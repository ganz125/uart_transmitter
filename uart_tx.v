==> flow/design.v <==
`default_nettype none                   
module uart_tx
(
   input              clk_50M,          
   input     [7:0]    data_raw,         
   input              trigger_raw,      
   output reg         busy,             
   output reg         serial_out        
);
reg          [3:0]    tx_state  = 0;    
reg          [9:0]    data_aug  = 0;    
reg          [3:0]    tx_index  = 0;    
reg         [31:0]    bit_delay = 0;    
reg                   trigger_0 = 0;    
reg                   trigger   = 0;    
localparam STATE_IDLE           = 4'b0000;  
localparam STATE_TRANSMITTING   = 4'b0001;  
localparam STATE_CLEANUP        = 4'b0010;  
localparam CLKS_PER_BIT =    868;    
always @(posedge clk_50M) begin
   case (tx_state)
      STATE_IDLE: begin
         busy       <= 1'b0;                            
         serial_out <= 1'b1;                            
         if (trigger) begin                             
            data_aug <= {1'b1, data_raw[7:0], 1'b0};    
            busy      <=  1'b1;                         
            bit_delay <= 32'b0;                         
            tx_index  <=  4'd0;                         
            tx_state  <= STATE_TRANSMITTING;            
         end
      end
      STATE_TRANSMITTING: begin
         serial_out <= data_aug[tx_index];     
         bit_delay  <= bit_delay + 32'd1;      
         if (bit_delay>CLKS_PER_BIT) begin     
            if (tx_index==9) begin             
               tx_state <= STATE_CLEANUP;      
            end else begin
               tx_index  <= tx_index + 4'd1;   
               bit_delay <= 32'd0;             
            end
         end 
      end
      STATE_CLEANUP: begin
         bit_delay <= bit_delay + 32'd1;       
         if (bit_delay>5*CLKS_PER_BIT) begin   
            tx_state <= STATE_IDLE;           
         end      
      end
      default: begin
         tx_state <= STATE_IDLE;
      end
   endcase
end
always @(posedge clk_50M) begin
   trigger_0 <= trigger_raw;
   trigger   <= trigger_0;
end
endmodule
Step by step through the tools: uart_tx
Tool output for the design above, in the order of the flow.
Lines are those of the file above, counted from 1.
Cell names lack the library's common part.
A cell with n/a has no value.
- design top: uart_tx
- clock port: clk_50M
- library: sky130hd
- timing corner: tt_025C_1v80

Word-level counts
Yosys after proc, flatten, opt, wreduce and memory -nomap, before mapping. Memory bits, and registers merged into a memory's read port (data or address), are not among the register bits. Print and check cells are not counted. Equal cells are merged and count once.
- noted register bits: 53
- noted elaborated cells: 43
- noted input bits: 10
- noted equality and inequality tests: 8
- noted add/subtract/negate cells: 2
- reduce/logical cells: 7
- mux-type cells: 15
- noted shift-type cells: 1
- order comparisons at 2
- operators with widths (cell ; number):
    32-bit parallel mux with 3-bit select ; 1
    32-bit two-way mux ; 3
    32-bit by 1-bit adder with 32-bit output with constant B ; 1
    32-bit by 10-bit greater-than comparator with 1-bit output with constant B ; 1
    32-bit by 13-bit greater-than comparator with 1-bit output with constant B ; 1
    4-bit two-way mux ; 7
    4-bit parallel mux with 3-bit select ; 1
    10-bit by 4-bit variable part select with 1-bit output ; 1
    2-bit != test with constant B ; 5
    4-bit AND reduction ; 2
    4-bit parallel mux with 2-bit select ; 1
    2-bit AND reduction ; 2
    4-bit by 1-bit adder with 4-bit output with constant B ; 1
    4-bit by 1-bit equality test with 1-bit output with constant B ; 1
    4-bit by 2-bit equality test with 1-bit output with constant B ; 1
    4-bit equality test with constant B ; 1
    4-bit logical NOT ; 1
    3-bit nonzero test ; 1
    2-bit nonzero test ; 1
    1-bit parallel mux with 2-bit select ; 1
    1-bit two-way mux ; 1

Longest topological paths
Longest topological path by Yosys (ltp), each cell counted once; first at word level (registers and memories cut), then after technology mapping (sequential cells cut; the memories' decode and read muxes count).
- noted depth after elaboration: 4
- ABC_AREA at 0
- noted mapped depth: 8
- gate-level depth less buffers at 7

Mapped cells and area
Source: synth_stat.txt of the flow (Yosys; design flattened, memories mapped). It holds for the ABC_AREA given above (unset counts as 0); a run with the other value may have another netlist.
The area totals of this step are shown rounded.
- cells in the netlist at 246
- buffers: 11
- area of sequential cells: 0.0015 mm^2
- flip-flops at 51
- cell area after synthesis: 0.0028 mm^2
- cells by type (cell type ; number):
    edfxtp_1 ; 49
    xnor2_1 ; 23
    nor2_2 ; 30
    ha_1 ; 7
    nor4_1 ; 14
    xor2_1 ; 9
    nand3_1 ; 14
    nand4_1 ; 8
    inv_1 ; 12
    nand2_1 ; 11
    dfxtp_1 ; 2
    and4_1 ; 4
    nor3_1 ; 7
    buf_6 ; 3
    a2111oi_4 ; 1
    nor2_1 ; 7
    and2_1 ; 4
    and3_1 ; 4
Not listed: further types 26, cells in them 37.

Worst setup path after synthesis
Path of least setup slack by OpenSTA after synthesis, without wires, with an ideal clock, recovery checks aside; 20% of the period is set as input and as output delay. Where synthesis merged equal registers, the netlist keeps one of their names.
- path kind: reg2reg
- from: register tx_state[0]
- to: register bit_delay[0]
- path slack: 2.203 ns
- setup time at 0.388 ns
- stages on the path at 6
- noted period: 4.54 ns
- arrival time at 1.949 ns
- path delay at 2.337 ns
- path buffers at 0
- period reached after synthesis at 2.337 ns
"path delay" = arrival - input delay + setup time.
"stages on the path": output pins that drive a net of the path, with the launching flip-flop's if there is one; two outputs of one cell count as two.
"period reached after synthesis" is the clock period less the worst setup slack; recovery checks do not enter. This is arithmetic on one report: input and output delays are still those of the set period (20% each).
The rows between start and end are the longest chain of elaborated cells between them; the timing report does not say that the signal goes this way. Where chains are equally long, one stands for them.
A line is the first line of the expression or statement that the cell stems from. Yosys adds cells for indexed reads and writes and turns some case tables into memories.
A register here has more assigning lines than the two given.
Only ways into the end's enable, where the timed path ends, are counted here.
- cell sequence: edfxtp_1 > inv_1 > ha_1 > inv_1 > nor2_1 > a21o_1
- noted cells in the longest elaborated chain: 3
- elaborated cells on any way between the ends: 6
- source lines of those cells: 1
- classes of those cells: 3 x eq/ne; 3 x reduce/logical
- RTL lines, path after synthesis (item ; RTL line ; source):
    from (decl) ; 10 ; reg          [3:0]    tx_state  = 0;
    from (assign) ; 30 ; tx_state  <= STATE_TRANSMITTING;
    from (assign) ; 38 ; tx_state <= STATE_CLEANUP;
    4-bit by 2-bit equality test with 1-bit output ; 21 ; case (tx_state)
    3-bit nonzero test ; n/a ;
    2-bit AND reduction ; n/a ;
    to (assign) ; 35 ; bit_delay  <= bit_delay + 32'd1;
    to (assign) ; 46 ; bit_delay <= bit_delay + 32'd1;
    to (decl) ; 13 ; reg         [31:0]    bit_delay = 0;

Worst path after layout
Path of least setup slack in the final report of flow run B (OpenROAD, finished layout, wires in). Where an end is a register, its clock arrival counts in the times.
- path kind: reg2reg
- from: register bit_delay[24]
- to: register bit_delay[20]
- arrival time at 2.30 ns
- path buffers at 2
- noted period: 1.98 ns
- setup time at 0.13 ns
- stages on the path at 8
- path slack: -0.15 ns
The rows between start and end are the longest chain of elaborated cells between them; the timing report does not say that the signal goes this way. Where chains are equally long, one stands for them.
A register here has more assigning lines than the two given.
- cell sequence: edfxtp_1 > nor4_2 > buf_4 > nand4_1 > a2111oi_4 > o221ai_4 > clkbuf_16 > nor2_1
- noted cells in the longest elaborated chain: 3
- elaborated cells on any way between the ends: 3
- source lines of those cells: 2
- classes of those cells: 1 x compare; 2 x mux
- RTL lines, path post-layout (item ; RTL line ; source):
    from (decl) ; 13 ; reg         [31:0]    bit_delay = 0;
    from (assign) ; 35 ; bit_delay  <= bit_delay + 32'd1;
    from (assign) ; 46 ; bit_delay <= bit_delay + 32'd1;
    32-bit by 10-bit greater-than comparator with 1-bit output ; 36 ; if (bit_delay>CLKS_PER_BIT) begin
    32-bit two-way mux ; 36 ;
    32-bit parallel mux with 3-bit select ; 21 ; case (tx_state)
    to (assign) ; 35 ;
    to (assign) ; 46 ;
    to (decl) ; 13 ;

Measured results for uart_tx: 2 stored runs of the Yosys and OpenROAD flow on sky130hd. The settings differ; the order carries no meaning. The constraints put input and output delay at 20% of the set period each and load the outputs with 0.01 pF.
"critical path time": the worst setup path's part of the clock period (all of it between registers, 20% less for each end at a port) less its slack. A launch clock that arrives late makes it longer, a capture clock that arrives late makes it shorter.
Values from the reports are rounded here.

Flow run A
Settings were period_ns = 1.53; CORE_UTILIZATION = 46; SETUP_SLACK_MARGIN = -0.14; CORE_ASPECT_RATIO = 0.58; CELL_PAD_IN_SITES_DETAIL_PLACEMENT = 2; GPL_ROUTABILITY_DRIVEN = 1; CTS_CLUSTER_DIAMETER = 225; MIN_ROUTING_LAYER = met2; CAP_MARGIN = 20; CORE_MARGIN = 2; SLEW_MARGIN = 20
- unfinished; error DPL-0033 in placement

Flow run B
Settings were period_ns = 1.98; CORE_UTILIZATION = 36; SETUP_SLACK_MARGIN = -0.03; PLACE_DENSITY_LB_ADDON = 0.1; CORE_MARGIN = 3; CELL_PAD_IN_SITES_DETAIL_PLACEMENT = 1; GPL_TIMING_DRIVEN = 1; CTS_CLUSTER_SIZE = 70; CTS_CLUSTER_DIAMETER = 356; CAP_MARGIN = 20; SLEW_MARGIN = 20
- area of the die at 0.009 mm^2
- critical path time: 2.13 ns
- kind of the worst setup path: reg2reg
- Yosys chip area after synthesis: 0.0028 mm^2
- noted the final setup TNS: -3.7 ns
- standard-cell area after layout at 0.0036 mm^2
- setup slack of the worst path: -0.15 ns
